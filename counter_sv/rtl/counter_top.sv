==> flow/design.v <==
`timescale 1ns / 10ps
module counter
#(parameter
   WIDTH = 4
)(
   input  logic               clk,
   input  logic               reset,
   input  logic               cnt_en,
   input  logic               dir,       
   output logic [WIDTH-1:0]   cnt_val
);
always_ff @(posedge clk) begin
   if (reset) begin
      cnt_val <= 0;
   end else begin
      if (cnt_en) begin
         if (dir) begin
            cnt_val <= cnt_val + 1;
         end else begin
            cnt_val <= cnt_val - 1;
         end
      end
   end
end
endmodule  
`timescale 1ns / 10ps
module counter_top
#(parameter
  WIDTH = 4, 
  DIV   = 125000000
  )(
   input  logic               clk,
   input  logic               reset,
   input  logic               enable,
   input  logic               dir,       
   output logic [WIDTH-1:0]   leds
);
logic [26:0]   div_cnt; 
logic          div_clr;
always_ff @(posedge clk) begin
   if (reset) begin
      div_cnt <= 0;
   end else begin
      if (div_clr) begin
         div_cnt <= 0;
      end else begin
         div_cnt <= div_cnt + 1;
      end
   end
end
assign div_clr = (div_cnt == DIV - 1) ? 1'b1 : 1'b0; 
counter #(
   .WIDTH      (WIDTH)
) counter_rtl (
   .clk        (clk), 
   .reset      (reset), 
   .cnt_en     (div_clr & enable), 
   .dir        (dir), 
   .cnt_val    (leds)
);
endmodule  
-- From RTL to reports: counter_top
The steps from the RTL of counter_top to its reports follow in flow order.
Lines are those of the file above, counted from 1.
The mark - stands for no value.
- top module: counter_top
- clock: clk
- standard-cell library: sky130hd
- corner: tt_025C_1v80

-- After elaboration
Yosys after proc, flatten, opt, wreduce and memory -nomap, before mapping. Enables and synchronous resets that opt folds into registers are not counted as muxes. Memory bits, and registers merged into a memory's read port (data or address), are not among the register bits. Print and check cells are not counted. Equal cells are merged and count once.
- eq/ne operators at 1
- add/subtract/negate cells: 3
- bitwise operators at 1
- multiplexer cells: 2
- reduce/logical cells: 1
- operators with widths (kind ; number):
    27-bit by 1-bit adder with 27-bit output with constant B ; 1
    27-bit == test with constant B ; 1
    4-bit by 1-bit adder with 4-bit output with constant B ; 1
    4-bit by 1-bit subtractor with 4-bit output with constant B ; 1
    4-bit 2-to-1 mux ; 1
    2-bit OR reduction ; 1
    1-bit AND ; 1
    1-bit 2-to-1 mux ; 1
- noted bits of input ports: 4
- flip-flop bits (word level): 31
- output and inout bits: 4

-- Longest topological paths
Depth = most cells in a row (Yosys ltp): at word level without a register or memory, in the mapped netlist without a sequential cell, where the memories' decode and read muxes count.
- noted depth after elaboration: 3
- ABC_AREA at 0
- gate-level depth with buffers at 7

-- Synthesis result
Yosys stat after the flow's synthesis: flattened, memories mapped to cells. It holds for the ABC_AREA given above (unset counts as 0); a run with the other value may have another netlist.
The area totals of this step are shown rounded.
- cell types (cell type ; number ; total area (µm²)):
    sky130_fd_sc_hd__dfxtp_1 ; 31 ; 620.595
    sky130_fd_sc_hd__a21oi_1 ; 16 ; 80.077
    sky130_fd_sc_hd__xor2_1 ; 7 ; 61.309
    sky130_fd_sc_hd__nor2_1 ; 16 ; 60.058
    sky130_fd_sc_hd__nand3_1 ; 11 ; 55.053
    sky130_fd_sc_hd__o31ai_1 ; 7 ; 52.55
    sky130_fd_sc_hd__xnor2_1 ; 6 ; 52.55
    sky130_fd_sc_hd__or4_1 ; 6 ; 45.043
    sky130_fd_sc_hd__and4_1 ; 5 ; 43.792
    sky130_fd_sc_hd__ha_1 ; 3 ; 37.536
    sky130_fd_sc_hd__nand4_1 ; 6 ; 37.536
    sky130_fd_sc_hd__or3_1 ; 6 ; 37.536
    sky130_fd_sc_hd__nand2_1 ; 9 ; 33.782
    sky130_fd_sc_hd__or4_4 ; 3 ; 33.782
    sky130_fd_sc_hd__and3_1 ; 5 ; 31.28
    sky130_fd_sc_hd__o21ai_0 ; 6 ; 30.029
    sky130_fd_sc_hd__a21bo_2 ; 2 ; 20.019
    sky130_fd_sc_hd__and4b_1 ; 2 ; 20.019
Other cell types: 19; their cells: 27.
- noted mapped area: 0.001548 mm²
- mapped flip-flops at 31
- sequential part of the area: 0.0006206 mm²
- cell count: 174
By module: a second synthesis without flattening, with its own total; a netlist apart from the flattened one above.
- noted cell total of the unflattened synthesis: 168
- noted area (unflattened synthesis): 0.001564 mm²
Each row is one instance without its submodules.
- by module (module ; times used ; area (mm²) ; seq. area (mm²) ; cells):
    counter_top ; 1 ; 0.00133 ; 0.0005405 ; 144
    counter (WIDTH=4) ; 1 ; 0.000234 ; 0.0000801 ; 24

-- Path before layout
Path of least setup slack by OpenSTA after synthesis, without wires, with an ideal clock, recovery checks aside; 20% of the period is set as input and as output delay. Where synthesis merged equal registers, the netlist keeps one of their names.
- path type: register -> register
- start point: reg div_cnt[0]
- end point: reg div_cnt[18]
- noted period: 2.47 ns
- noted data arrival time: 1.752 ns
- noted stages on the path: 7
- noted time at the first pin: 0.000 ns
- data required time at 2.400 ns
- setup slack at 0.648 ns
- buffers on the path at 1
- noted path delay: 1.822 ns
- setup time: 0.070 ns
- noted period reached after synthesis: 1.822 ns
"path delay" = arrival - input delay + setup time.
"stages on the path": output pins that drive a net of the path, with the launching flip-flop's if there is one; two outputs of one cell count as two.
"period reached after synthesis" = period - worst setup slack (recovery checks aside). The figure is calculated, with input and output delays left at 20% of the set period.
Between the ends stands the longest chain of elaborated cells between them, by number of cells; it is not shown to be the way that was timed. Of several equally long chains one is given.
A line is the first line of the expression or statement that the cell stems from. Yosys adds cells for indexed reads and writes and turns some case tables into memories.
At most two assigning lines are given for a register; there are more.
- path through: sky130_fd_sc_hd__dfxtp_1 > sky130_fd_sc_hd__ha_1 > sky130_fd_sc_hd__nand3_1 > sky130_fd_sc_hd__or4_4 > sky130_fd_sc_hd__buf_6 > sky130_fd_sc_hd__or3_1 > sky130_fd_sc_hd__a21oi_1
- length of the longest elaborated chain: 3
- noted elaborated cells on any way between the ends: 4
- source lines of those cells at 2
- those cells by class: 1 x add/sub; 1 x eq/ne; 1 x mux; 1 x reduce/logical
- ends and longest elaborated chain, after synthesis (what ; RTL line ; RTL):
    from (decl) ; 38 ; logic [26:0]   div_cnt;
    from (assign) ; 42 ; div_cnt <= 0;
    from (assign) ; 47 ; div_cnt <= div_cnt + 1;
    27-bit == test ; 51 ; assign div_clr = (div_cnt == DIV - 1) ? 1'b1 : 1'b0;
    1-bit 2-to-1 mux ; 51 ;
    2-bit OR reduction ; - ;
    to (assign) ; 45 ; div_cnt <= 0;
    to (assign) ; 47 ;
    to (decl) ; 38 ;

-- Path in the finished layout
Path of least setup slack in the final report of entry A (OpenROAD, finished layout, wires in). Where an end is a register, its clock arrival counts in the times.
- path type: input -> register
- start point: in dir
- end point: reg counter_rtl.cnt_val[3]
- noted period: 1.98 ns
- noted data arrival time: 2.07 ns
- data required time at 2.15 ns
- setup time: 0.11 ns
- setup slack at 0.07 ns
- buffers on the path at 1
- noted stages on the path: 7
- noted external input delay: 0.40 ns
- noted time at the first pin: 0.40 ns
Between the ends stands the longest chain of elaborated cells between them, by number of cells; it is not shown to be the way that was timed. Of several equally long chains one is given.
At most two assigning lines are given for a register; there are more.
- path through: sky130_fd_sc_hd__clkdlybuf4s50_1 > sky130_fd_sc_hd__inv_2 > sky130_fd_sc_hd__ha_4 > sky130_fd_sc_hd__nand3_1 > sky130_fd_sc_hd__and3_1 > sky130_fd_sc_hd__o211ai_1 > sky130_fd_sc_hd__mux2_2
- length of the longest elaborated chain: 1
- noted elaborated cells on any way between the ends: 1
- source lines of those cells at 1
- those cells by class: 1 x mux
- ends and longest elaborated chain, after layout (what ; RTL line ; RTL):
    from (decl) ; 35 ; input  logic               dir,
    4-bit 2-to-1 mux ; 17 ; if (dir) begin
    to (assign) ; 18 ; cnt_val <= cnt_val + 1;
    to (assign) ; 20 ; cnt_val <= cnt_val - 1;
    to (decl) ; 10 ; output logic [WIDTH-1:0]   cnt_val

Add stored flow runs of counter_top

Design counter_top on sky130hd. What follows are 2 stored runs of the flow, each under its own settings; their order means nothing. The constraints put input and output delay at 20% of the set period each and load the outputs with 0.01 pF.
"achieved period" is the run's clock period less its worst setup slack. It is reckoned from that one timing run; input and output delays stay at 20% of the period that was set.
By "worst path time" is meant the share of the clock period that the worst setup path is allowed (20% is reserved at inputs, 20% at outputs), minus its slack. Clock arrival times at its registers enter into it.
By "total design power" is meant OpenSTA's value without simulated activity: inputs other than the clock are taken to toggle once in ten clock periods, and the tool carries that through the logic.
Results are given in rounded form.

Entry A

==> flow/run.sh <==
#!/bin/bash
# the make line also repeats the synthesis and layout settings of config.mk as NAME=value (left out here)
make -C /OpenROAD-flow-scripts/flow DESIGN_CONFIG=/design/flow/config.mk WORK_HOME=/design/flow/orfs CLKGATE_MAP_FILE= finish
==> flow/config.mk <==
export PLATFORM = sky130hd
export DESIGN_NAME = counter_top
export DESIGN_NICKNAME = counter_top
export VERILOG_FILES = /design/flow/design.v
export SDC_FILE = /design/flow/constraint.sdc
export NUM_CORES = 4
export LEC_CHECK = 0
export CAP_MARGIN = 20
export CELL_PAD_IN_SITES_GLOBAL_PLACEMENT = 2
export CORE_MARGIN = 10
export CORE_UTILIZATION = 33
export CTS_CLUSTER_SIZE = 76
export GPL_ROUTABILITY_DRIVEN = 1
export GPL_TIMING_DRIVEN = 0
export MAX_ROUTING_LAYER = met5
export MIN_ROUTING_LAYER = met1
export SETUP_SLACK_MARGIN = -0.04
export SLEW_MARGIN = 15
==> flow/constraint.sdc <==
create_clock -name core_clock -period 1.98 [get_ports {clk}]
set_input_delay 0.3960 -clock core_clock [delete_from_list [all_inputs] [get_ports {clk}]]
set_output_delay 0.3960 -clock core_clock [all_outputs]
set_load 0.01 [all_outputs]

Measured in entry A:
- standard-cell area after layout: 0.001804 mm²
- total design power at 1.216 mW
- setup TNS at 0.000 ns
- achieved period: 1.906 ns
- area of the die at 0.00783 mm²
- noted the worst setup slack after layout: 0.074 ns
- worst hold slack after layout: 0.448 ns
- noted the Yosys chip area after synthesis: 0.001548 mm²
- worst path time at 1.51 ns
- worst path kind: input -> register
- utilization after routing at 0.406

Entry B

==> flow/run.sh <==
#!/bin/bash
# the make line also repeats the synthesis and layout settings of config.mk as NAME=value (left out here)
make -C /OpenROAD-flow-scripts/flow DESIGN_CONFIG=/design/flow/config.mk WORK_HOME=/design/flow/orfs CLKGATE_MAP_FILE= finish
==> flow/config.mk <==
export PLATFORM = sky130hd
export DESIGN_NAME = counter_top
export DESIGN_NICKNAME = counter_top
export VERILOG_FILES = /design/flow/design.v
export SDC_FILE = /design/flow/constraint.sdc
export NUM_CORES = 4
export LEC_CHECK = 0
export CAP_MARGIN = 40
export CORE_ASPECT_RATIO = 0.54
export CORE_MARGIN = 2
export CORE_UTILIZATION = 58
export GPL_TIMING_DRIVEN = 0
export HOLD_SLACK_MARGIN = 0.28
export MAX_ROUTING_LAYER = met4
export PLACE_DENSITY_LB_ADDON = 0.25
export SETUP_SLACK_MARGIN = 0.12
export SLEW_MARGIN = 20
export TNS_END_PERCENT = 60
==> flow/constraint.sdc <==
create_clock -name core_clock -period 3.78 [get_ports {clk}]
set_input_delay 0.7560 -clock core_clock [delete_from_list [all_inputs] [get_ports {clk}]]
set_output_delay 0.7560 -clock core_clock [all_outputs]
set_load 0.01 [all_outputs]

Measured in entry B:
- worst hold slack after layout: 0.490 ns
- worst path time at 1.63 ns
- worst path kind: input -> register
- total design power at 0.6429 mW
- noted the worst setup slack after layout: 1.391 ns
- setup TNS at 0.000 ns
- utilization after routing at 0.714
- area of the die at 0.003117 mm²
- standard-cell area after layout: 0.001764 mm²
- noted the Yosys chip area after synthesis: 0.001548 mm²
- achieved period: 2.389 ns
